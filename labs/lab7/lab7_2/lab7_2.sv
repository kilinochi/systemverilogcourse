==> flow/design.v <==
module lab7_2 #(parameter N = 4)
(
	input 			clk,
	input	[N-1:0] 	a, b,
	output[N*2-1:0]led	
);
reg 					load;
reg	[N*2-1:0]	temp_a,
						a_mult_b;
reg	[N-1:0]		temp_b,
						a_before, b_before;
initial begin
	load <= 0;
	a_before <= {N{1'd0}};
	b_before <= {N{1'd0}};	
end
always @(posedge clk) begin
	if (~(a_before == a) | ~(b_before == b))  
	begin
		load = 1;  
		a_before <= a;  
		b_before <= b;
	end
	else
		load = 0;  
end
always @(posedge clk) begin
	if (load)  
	begin
		temp_a <= a_before;  
		temp_b <= b_before; 
		a_mult_b <= {N{1'd0}};  
	end
	else
		repeat(N) begin  
			if(temp_b[0]) a_mult_b <= a_mult_b + temp_a;
			temp_a <= temp_a << 1;
			temp_b <= temp_b >> 1;
		end
end
assign led = a_mult_b;
endmodule 
# ---- Step by step through the tools: lab7_2
# The steps from the RTL of lab7_2 to its reports follow in flow order.
# Line numbers count from 1 in the design file above.
# Cell names lack the library's common part.
# Not given: -
dict set report inputs {
  top_module {lab7_2}
  clock {clk}
  cell_library {sky130hd}
  pvt_corner {tt_025C_1v80}
}

# ---- Word level
# Source: Yosys, flattened and elaborated, memories not mapped. Widths are those after wreduce. Registers that Yosys merges into a memory's read port (data or address) are not register bits. Print and check cells do not count. Equal cells are merged and count once.
dict set report bits {
  reg_bits 29
  inputBits 9
  out_inout_bits 8
  word_cells 19
}
dict set report op_classes {
  addsub 1
  n_eq 2
  muxes 4
  n_logic 3
}
# operator count
set ops {}
lappend ops {{== test 4 bit} 2}
lappend ops {{adder 8 bit} 1}
lappend ops {{two-way mux 8 bit} 1}
lappend ops {{two-way mux 4 bit} 1}
lappend ops {{two-way mux 3 bit} 1}
lappend ops {{NOT 1 bit} 2}
lappend ops {{OR 1 bit} 1}
lappend ops {{two-way mux 1 bit} 1}

# ---- Logic depth
# Longest topological path by Yosys (ltp), each cell counted once; first at word level (registers and memories cut), then after technology mapping (sequential cells cut; the memories' decode and read muxes count).
dict set report depth {
  word_depth 4
  ABC_AREA 1
  ltp_mapped 11
  depth_no_buf 11
}

# ---- Mapped cells and area
# Source: synth_stat.txt of the flow (Yosys; design flattened, memories mapped). It holds for the ABC_AREA given above (unset counts as 0); a run with the other value may have another netlist.
dict set report synth_totals {
  cells 161
  mapped_area_um2 1391.3
  seq_area_um2 660.6
  flip_flops 29
  buf_cells 3
}
# type count
set by_type {}
lappend by_type {dfxtp_1 21}
lappend by_type {edfxtp_1 8}
lappend by_type {nand2_1 39}
lappend by_type {ha_1 7}
lappend by_type {inv_1 22}
lappend by_type {nor2_1 19}
lappend by_type {xor2_1 7}
lappend by_type {nand3_1 7}
lappend by_type {a21oi_1 5}
lappend by_type {nand3b_1 3}
lappend by_type {fa_1 1}
lappend by_type {nand3b_4 1}
lappend by_type {or2_4 2}
lappend by_type {xnor2_2 1}
lappend by_type {o211ai_1 2}
lappend by_type {o21ai_0 3}
lappend by_type {clkbuf_8 1}
lappend by_type {nand2_4 1}
# Other cell types: 10; their cells: 11.

# ---- Timing after synthesis
# Path of least setup slack by OpenSTA after synthesis, without wires, with an ideal clock, recovery checks aside; 20% of the period is set as input and as output delay. Where synthesis merged equal registers, the netlist keeps one of their names.
dict set report synth_timing {
  kind {register to register}
  start {register a_mult_b[0]}
  end {register a_mult_b[6]}
  period_ns 2.35
  t_first_pin_ns 0.000
  arrival_ns 1.495
  t_required_ns 2.233
  slack_ns 0.738
  delay_ns 1.612
  stages 12
  n_path_buf 0
  synth_period_reached_ns 1.612
}
# "delay_ns" = arrival - input delay + setup time.
# "stages" counts driving pins, that of a launching flip-flop among them; a cell with two outputs on the path counts twice.
# "synth_period_reached_ns" is the clock period less the worst setup slack; recovery checks do not enter. This is arithmetic on one report: input and output delays are still those of the set period (20% each).
# The rows between start and end are the longest chain of elaborated cells between them; the timing report does not say that the signal goes this way. Where chains are equally long, one stands for them.
# Each line given opens the expression or statement behind the cell; cells for indexed reads and writes are added by Yosys, which also makes memories of some case tables.
dict set report synth_between {
  path_cell_list {dfxtp_1 -> ha_1 -> inv_1 -> fa_1 -> inv_1 -> nand2_1 -> nand2_1 -> nand3b_4 -> nand3_1 -> nand2_1 -> nor2_1 -> nor2_1}
  elab_chain_len 2
  cone_cells 2
}
# element line_no
set synth_rtl {}
lappend synth_rtl {{start: declaration} 9} ;# a_mult_b;
lappend synth_rtl {{start: assignment} 32} ;# a_mult_b <= {N{1'd0}};
lappend synth_rtl {{start: assignment} 36} ;# if(temp_b[0]) a_mult_b <= a_mult_b + temp_a;
lappend synth_rtl {{adder 8 bit} 36}
lappend synth_rtl {{two-way mux 8 bit} 36}
lappend synth_rtl {{end: assignment} 32}
lappend synth_rtl {{end: assignment} 36}
lappend synth_rtl {{end: declaration} 9}

# ---- Worst path after layout
# Path of least setup slack in the final report of record 1 (OpenROAD, finished layout, wires in). Where an end is a register, its clock arrival counts in the times.
dict set report layout_timing {
  kind {register to register}
  start {register a_mult_b[0]}
  end {register a_mult_b[6]}
  period_ns 1.75
  t_first_pin_ns 0.28
  arrival_ns 1.80
  t_required_ns 1.93
  slack_ns 0.13
  stages 12
  n_path_buf 0
}
# The rows between start and end are the longest chain of elaborated cells between them; the timing report does not say that the signal goes this way. Where chains are equally long, one stands for them.
dict set report layout_between {
  path_cell_list {dfxtp_2 -> ha_1 -> inv_1 -> fa_2 -> inv_1 -> nand2_1 -> nand2_2 -> nand3b_4 -> nand3_1 -> nand2_1 -> nor2_1 -> nor2_1}
  elab_chain_len 2
  cone_cells 2
}
# element line_no
set layout_rtl {}
lappend layout_rtl {{start: declaration} 9} ;# a_mult_b;
lappend layout_rtl {{start: assignment} 32} ;# a_mult_b <= {N{1'd0}};
lappend layout_rtl {{start: assignment} 36} ;# if(temp_b[0]) a_mult_b <= a_mult_b + temp_a;
lappend layout_rtl {{adder 8 bit} 36}
lappend layout_rtl {{two-way mux 8 bit} 36}
lappend layout_rtl {{end: assignment} 32}
lappend layout_rtl {{end: assignment} 36}
lappend layout_rtl {{end: declaration} 9}

# Record of 2 stored runs of the RTL-to-layout flow on lab7_2, platform sky130hd. The runs are unordered. Constraints: input delay and output delay 20% of the set period each, output load 0.01 pF.
# "period_less_ws_ns" is the run's clock period less its worst setup slack. It is reckoned from that one timing run; input and output delays stay at 20% of the period that was set.
# "final_power_uw" rests on the timing tool's default activity at the inputs, not on a simulated workload.
run="record 1" settings period_ns=1.75 CORE_UTILIZATION=57 PLACE_DENSITY=0.92 CORE_ASPECT_RATIO=0.6 TNS_END_PERCENT=10 ABC_AREA=1 GPL_TIMING_DRIVEN=1 CTS_CLUSTER_DIAMETER=248 CAP_MARGIN=20 CORE_MARGIN=2 SLEW_MARGIN=20
run="record 1" results period_less_ws_ns=1.618 worst_setup_slack_ns=0.132 post_synth_area_um2=1391.3 final_hold_ws_ns=0.432 final_cell_area_um2=1671.6 fin_tns_ns=0.000 design.die.area_um2=2865.1 final_power_uw=1338 util_pct=74.5
run="record 2" settings period_ns=1.76 CAP_MARGIN=20 CORE_MARGIN=2 CORE_UTILIZATION=40 SLEW_MARGIN=20
run="record 2" results period_less_ws_ns=1.690 worst_setup_slack_ns=0.070 post_synth_area_um2=1300.0 final_hold_ws_ns=0.468 final_cell_area_um2=1682.9 fin_tns_ns=0.000 design.die.area_um2=3722.2 final_power_uw=1176 util_pct=54.7
